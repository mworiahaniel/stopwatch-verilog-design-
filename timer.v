==> flow/design.v <==
module timer (
    input clk,  
    input rstn,  
    input enable,  
    output reg [3:0] tenths,  
    output reg [3:0] seconds_ones,  
    output reg [3:0] seconds_tens,  
    output reg [3:0] minutes  
);
always @(posedge clk or negedge rstn) begin
  if (!rstn) begin
    tenths <= 0;
    seconds_ones <=0;
    seconds_tens <=0;
    minutes <= 0;
  end else if (enable) begin
    if (tenths == 9) begin
        tenths <= 0;
        if (seconds_ones == 9) begin
            seconds_ones <= 0;
            if (seconds_tens == 5) begin
                seconds_tens <= 0;
                if (minutes == 9)
                minutes <= 0;
                else 
                minutes <= minutes + 1;
            end else 
            seconds_tens <= seconds_tens + 1;
        end else
        seconds_ones <= seconds_ones + 1;
    end else
    tenths <= tenths + 1;
    end
  end
endmodule
=== Step by step through the tools: timer ===
Tool output for the design above, in the order of the flow.
Line numbers count from 1 in the design file above.
A cell with - has no value.

* Top: timer
* Clock: clk
* Cell library: sky130hd
* Timing corner: tt_025C_1v80

=== After elaboration ===
Counts by Yosys on the flattened word-level netlist (proc, flatten, opt, wreduce; memories kept). Register bits leave out memories and registers merged into their read ports (data or address); mux counts leave out enables and synchronous resets folded into registers. Print and check cells are left out. Cells with the same type and inputs are merged into one.

* Bits in read-only memories: 0
* Bits in writable memories: 0
* Bits in latches: 0
* Register bits after elaboration: 16
* Output and inout bits: 16
* Input bits: 3
* Clocked read ports x word width: 0
* Memories kept: 0
* Elaborated cells: 19

* Eq/ne operators: 4
* Multiply operators: 0
* Order comparisons: 0
* Shift operators: 0
* Bitwise operators: 0
* Reduce/logical cells: 3
* Add/sub/neg operators: 4
* Divide/modulo/power cells: 0
* Multiplexer cells: 4

{| class="wikitable"
|+ Operators with widths
! kind !! count
|-
| 4-bit by 1-bit adder with 4-bit output with constant B || 4
|-
| 4-bit two-way mux || 4
|-
| 4-bit == test with constant B || 3
|-
| 4-bit by 3-bit == test with 1-bit output with constant B || 1
|-
| 4-bit AND reduction || 1
|-
| 3-bit AND reduction || 1
|-
| 2-bit AND reduction || 1
|}

=== Depth ===
Longest topological path by Yosys (ltp), each cell counted once; first at word level (registers and memories cut), then after technology mapping (sequential cells cut; the memories' decode and read muxes count).

* Depth after elaboration: 2
* ABC_AREA: 0
* Mapped depth: 5
* Mapped depth without buffers: 4

=== After synthesis ===
Source: synth_stat.txt of the flow (Yosys; design flattened, memories mapped). It holds for the ABC_AREA given above (unset counts as 0); a run with the other value may have another netlist.

* Sequential area: 400.4 um2
* Cells in the netlist: 74
* Buffers: 1
* Cell area after synthesis: 829.5 um2
* Mapped flip-flops: 16

{| class="wikitable"
|+ Cell types
! cell type !! count !! area in all (um2)
|-
| sky130_fd_sc_hd__dfrtp_1 || 16 || 400.384
|-
| sky130_fd_sc_hd__nand4_4 || 2 || 42.541
|-
| sky130_fd_sc_hd__o21ai_0 || 7 || 35.034
|-
| sky130_fd_sc_hd__xnor2_1 || 4 || 35.034
|-
| sky130_fd_sc_hd__nand2_1 || 9 || 33.782
|-
| sky130_fd_sc_hd__xnor2_2 || 2 || 32.531
|-
| sky130_fd_sc_hd__nand3_1 || 4 || 20.019
|-
| sky130_fd_sc_hd__nor2b_1 || 3 || 18.768
|-
| sky130_fd_sc_hd__nor3b_4 || 1 || 18.768
|-
| sky130_fd_sc_hd__xor2_1 || 2 || 17.517
|-
| sky130_fd_sc_hd__and4bb_4 || 1 || 16.266
|-
| sky130_fd_sc_hd__a21o_1 || 2 || 15.014
|-
| sky130_fd_sc_hd__nor3b_1 || 2 || 15.014
|-
| sky130_fd_sc_hd__and3_1 || 2 || 12.512
|-
| sky130_fd_sc_hd__nand4_1 || 2 || 12.512
|-
| sky130_fd_sc_hd__buf_6 || 1 || 11.261
|-
| sky130_fd_sc_hd__mux2_2 || 1 || 11.261
|-
| sky130_fd_sc_hd__nand4bb_1 || 1 || 11.261
|}

Not listed: further types 10, cells in them 12.

=== Path before layout ===
Path of least setup slack by OpenSTA after synthesis, without wires, with an ideal clock, recovery checks aside; 20% of the period is set as input and as output delay. Where synthesis merged equal registers, the netlist keeps one of their names.

* Kind: reg2reg
* From: register tenths[1]
* To: register minutes[2]
* Data required time: 1273 ps
* Path buffers: 1
* Clock period: 1400 ps
* Library setup time: 127 ps
* Arrival time: 1296 ps
* Stages: 6
* Time at the first pin: 0 ps
* Delay of the path: 1423 ps
* Setup slack: -24 ps
* Period reached after synthesis: 1424 ps

"delay of the path" is the arrival time less input delay plus setup time.
"stages": output pins that drive a net of the path, with the launching flip-flop's if there is one; two outputs of one cell count as two.
"period reached after synthesis" = period - worst setup slack (recovery checks aside). The figure is calculated, with input and output delays left at 20% of the set period.
Between the ends stands the longest chain of elaborated cells between them, by number of cells; it is not shown to be the way that was timed. Of several equally long chains one is given.
A line is the first line of the expression or statement that the cell stems from. Yosys adds cells for indexed reads and writes and turns some case tables into memories.
At most two assigning lines are given for a register; there are more.

* Cells stage by stage: sky130_fd_sc_hd__dfrtp_1 -> sky130_fd_sc_hd__nor3b_4 -> sky130_fd_sc_hd__and3_1 -> sky130_fd_sc_hd__buf_6 -> sky130_fd_sc_hd__nand4_4 -> sky130_fd_sc_hd__xnor2_2
* Cells in the longest elaborated chain: 2
* Elaborated cells between the ends (all ways): 2
* Source lines of those cells: 1
* Classes of those cells: 1 x eq/ne; 1 x reduce/logical

{| class="wikitable"
|+ Ends and longest elaborated chain, after synthesis
! item !! RTL line !! RTL
|-
| start: declaration || 5 || <nowiki>output reg [3:0] tenths,</nowiki>
|-
| start: assignment || 12 || <nowiki>tenths <= 0;</nowiki>
|-
| start: assignment || 32 || <nowiki>tenths <= tenths + 1;</nowiki>
|-
| 4-bit == test || 17 || <nowiki>if (tenths == 9) begin</nowiki>
|-
| 4-bit AND reduction || - ||
|-
| end: assignment || 15 || <nowiki>minutes <= 0;</nowiki>
|-
| end: assignment || 26 || <nowiki>minutes <= minutes + 1;</nowiki>
|-
| end: declaration || 8 || <nowiki>output reg [3:0] minutes</nowiki>
|}

=== Path in the finished layout ===
Path of least setup slack in the final report of flow run 2 (OpenROAD, finished layout, wires in). Where an end is a register, its clock arrival counts in the times.
The report prints the path's times to 10 ps; the period is as set.

* Kind: reg2reg
* From: register seconds_ones[3]
* To: register minutes[2]
* Library setup time: 100 ps
* Clock period: 1050 ps
* Stages: 7
* Arrival time: 1610 ps
* Time at the first pin: 280 ps
* Setup slack: -380 ps
* Data required time: 1230 ps
* Path buffers: 2

Between the ends stands the longest chain of elaborated cells between them, by number of cells; it is not shown to be the way that was timed. Of several equally long chains one is given.
At most two assigning lines are given for a register; there are more.

* Cells stage by stage: sky130_fd_sc_hd__dfrtp_1 -> sky130_fd_sc_hd__buf_4 -> sky130_fd_sc_hd__nor3b_2 -> sky130_fd_sc_hd__and3_1 -> sky130_fd_sc_hd__buf_6 -> sky130_fd_sc_hd__nand4_4 -> sky130_fd_sc_hd__xnor2_2
* Cells in the longest elaborated chain: 2
* Elaborated cells between the ends (all ways): 2
* Source lines of those cells: 1
* Classes of those cells: 1 x eq/ne; 1 x reduce/logical

{| class="wikitable"
|+ Ends and longest elaborated chain, post-layout
! item !! RTL line !! RTL
|-
| start: declaration || 6 || <nowiki>output reg [3:0] seconds_ones,</nowiki>
|-
| start: assignment || 13 || <nowiki>seconds_ones <=0;</nowiki>
|-
| start: assignment || 30 || <nowiki>seconds_ones <= seconds_ones + 1;</nowiki>
|-
| 4-bit == test || 19 || <nowiki>if (seconds_ones == 9) begin</nowiki>
|-
| 4-bit AND reduction || - ||
|-
| end: assignment || 15 || <nowiki>minutes <= 0;</nowiki>
|-
| end: assignment || 26 || <nowiki>minutes <= minutes + 1;</nowiki>
|-
| end: declaration || 8 || <nowiki>output reg [3:0] minutes</nowiki>
|}

Memo
Re: implementation data of timer

Module timer, platform sky130hd: 2 stored runs of the flow (Yosys, OpenROAD) with differing settings, in no particular order. Input and output delays are each 20% of the period that was set; the output load is 0.01 pF.
"clock period achieved" is the run's clock period less its worst setup slack. It is reckoned from that one timing run; input and output delays stay at 20% of the period that was set.
By "critical path time" is meant the share of the clock period that the worst setup path is allowed (20% is reserved at inputs, 20% at outputs), minus its slack. Clock arrival times at its registers enter into it.
By "overall power" is meant OpenSTA's value without simulated activity: inputs other than the clock are taken to toggle once in ten clock periods, and the tool carries that through the logic.
"critical path time" is given in steps of 10 ps.

=== Flow run 1 ===
{| class="wikitable"
! Setting !! Value
|-
| period_ns || 1.33
|-
| CORE_UTILIZATION || 42
|-
| PLACE_DENSITY_LB_ADDON || 0.21
|-
| CELL_PAD_IN_SITES_GLOBAL_PLACEMENT || 3
|-
| CTS_CLUSTER_DIAMETER || 42
|-
| CAP_MARGIN || 0
|-
| SLEW_MARGIN || 10
|-
| CORE_MARGIN || 2
|}
Did not finish, placement stopped with FLW-0024.

=== Flow run 2 ===
{| class="wikitable"
! Setting !! Value
|-
| period_ns || 1.05
|-
| CORE_UTILIZATION || 45
|-
| PLACE_DENSITY || 0.8
|-
| TNS_END_PERCENT || 35
|-
| ABC_AREA || 0
|-
| CTS_CLUSTER_DIAMETER || 23
|-
| CAP_MARGIN || 20
|-
| CORE_MARGIN || 2
|-
| SLEW_MARGIN || 20
|-
! Result !! Value
|-
| Total negative setup slack || -4471 ps
|-
| Utilization of the finished layout || 0.796
|-
| Die area || 2202.9 um2
|-
| Worst setup slack after layout || -378 ps
|-
| Critical path time || 1430 ps
|-
| Class of the worst setup path || reg2reg
|-
| Clock period achieved || 1428 ps
|-
| Overall power || 2598 µW
|-
| Standard-cell area after layout || 1373.8 um2
|-
| Yosys chip area after synthesis || 829.5 um2
|}
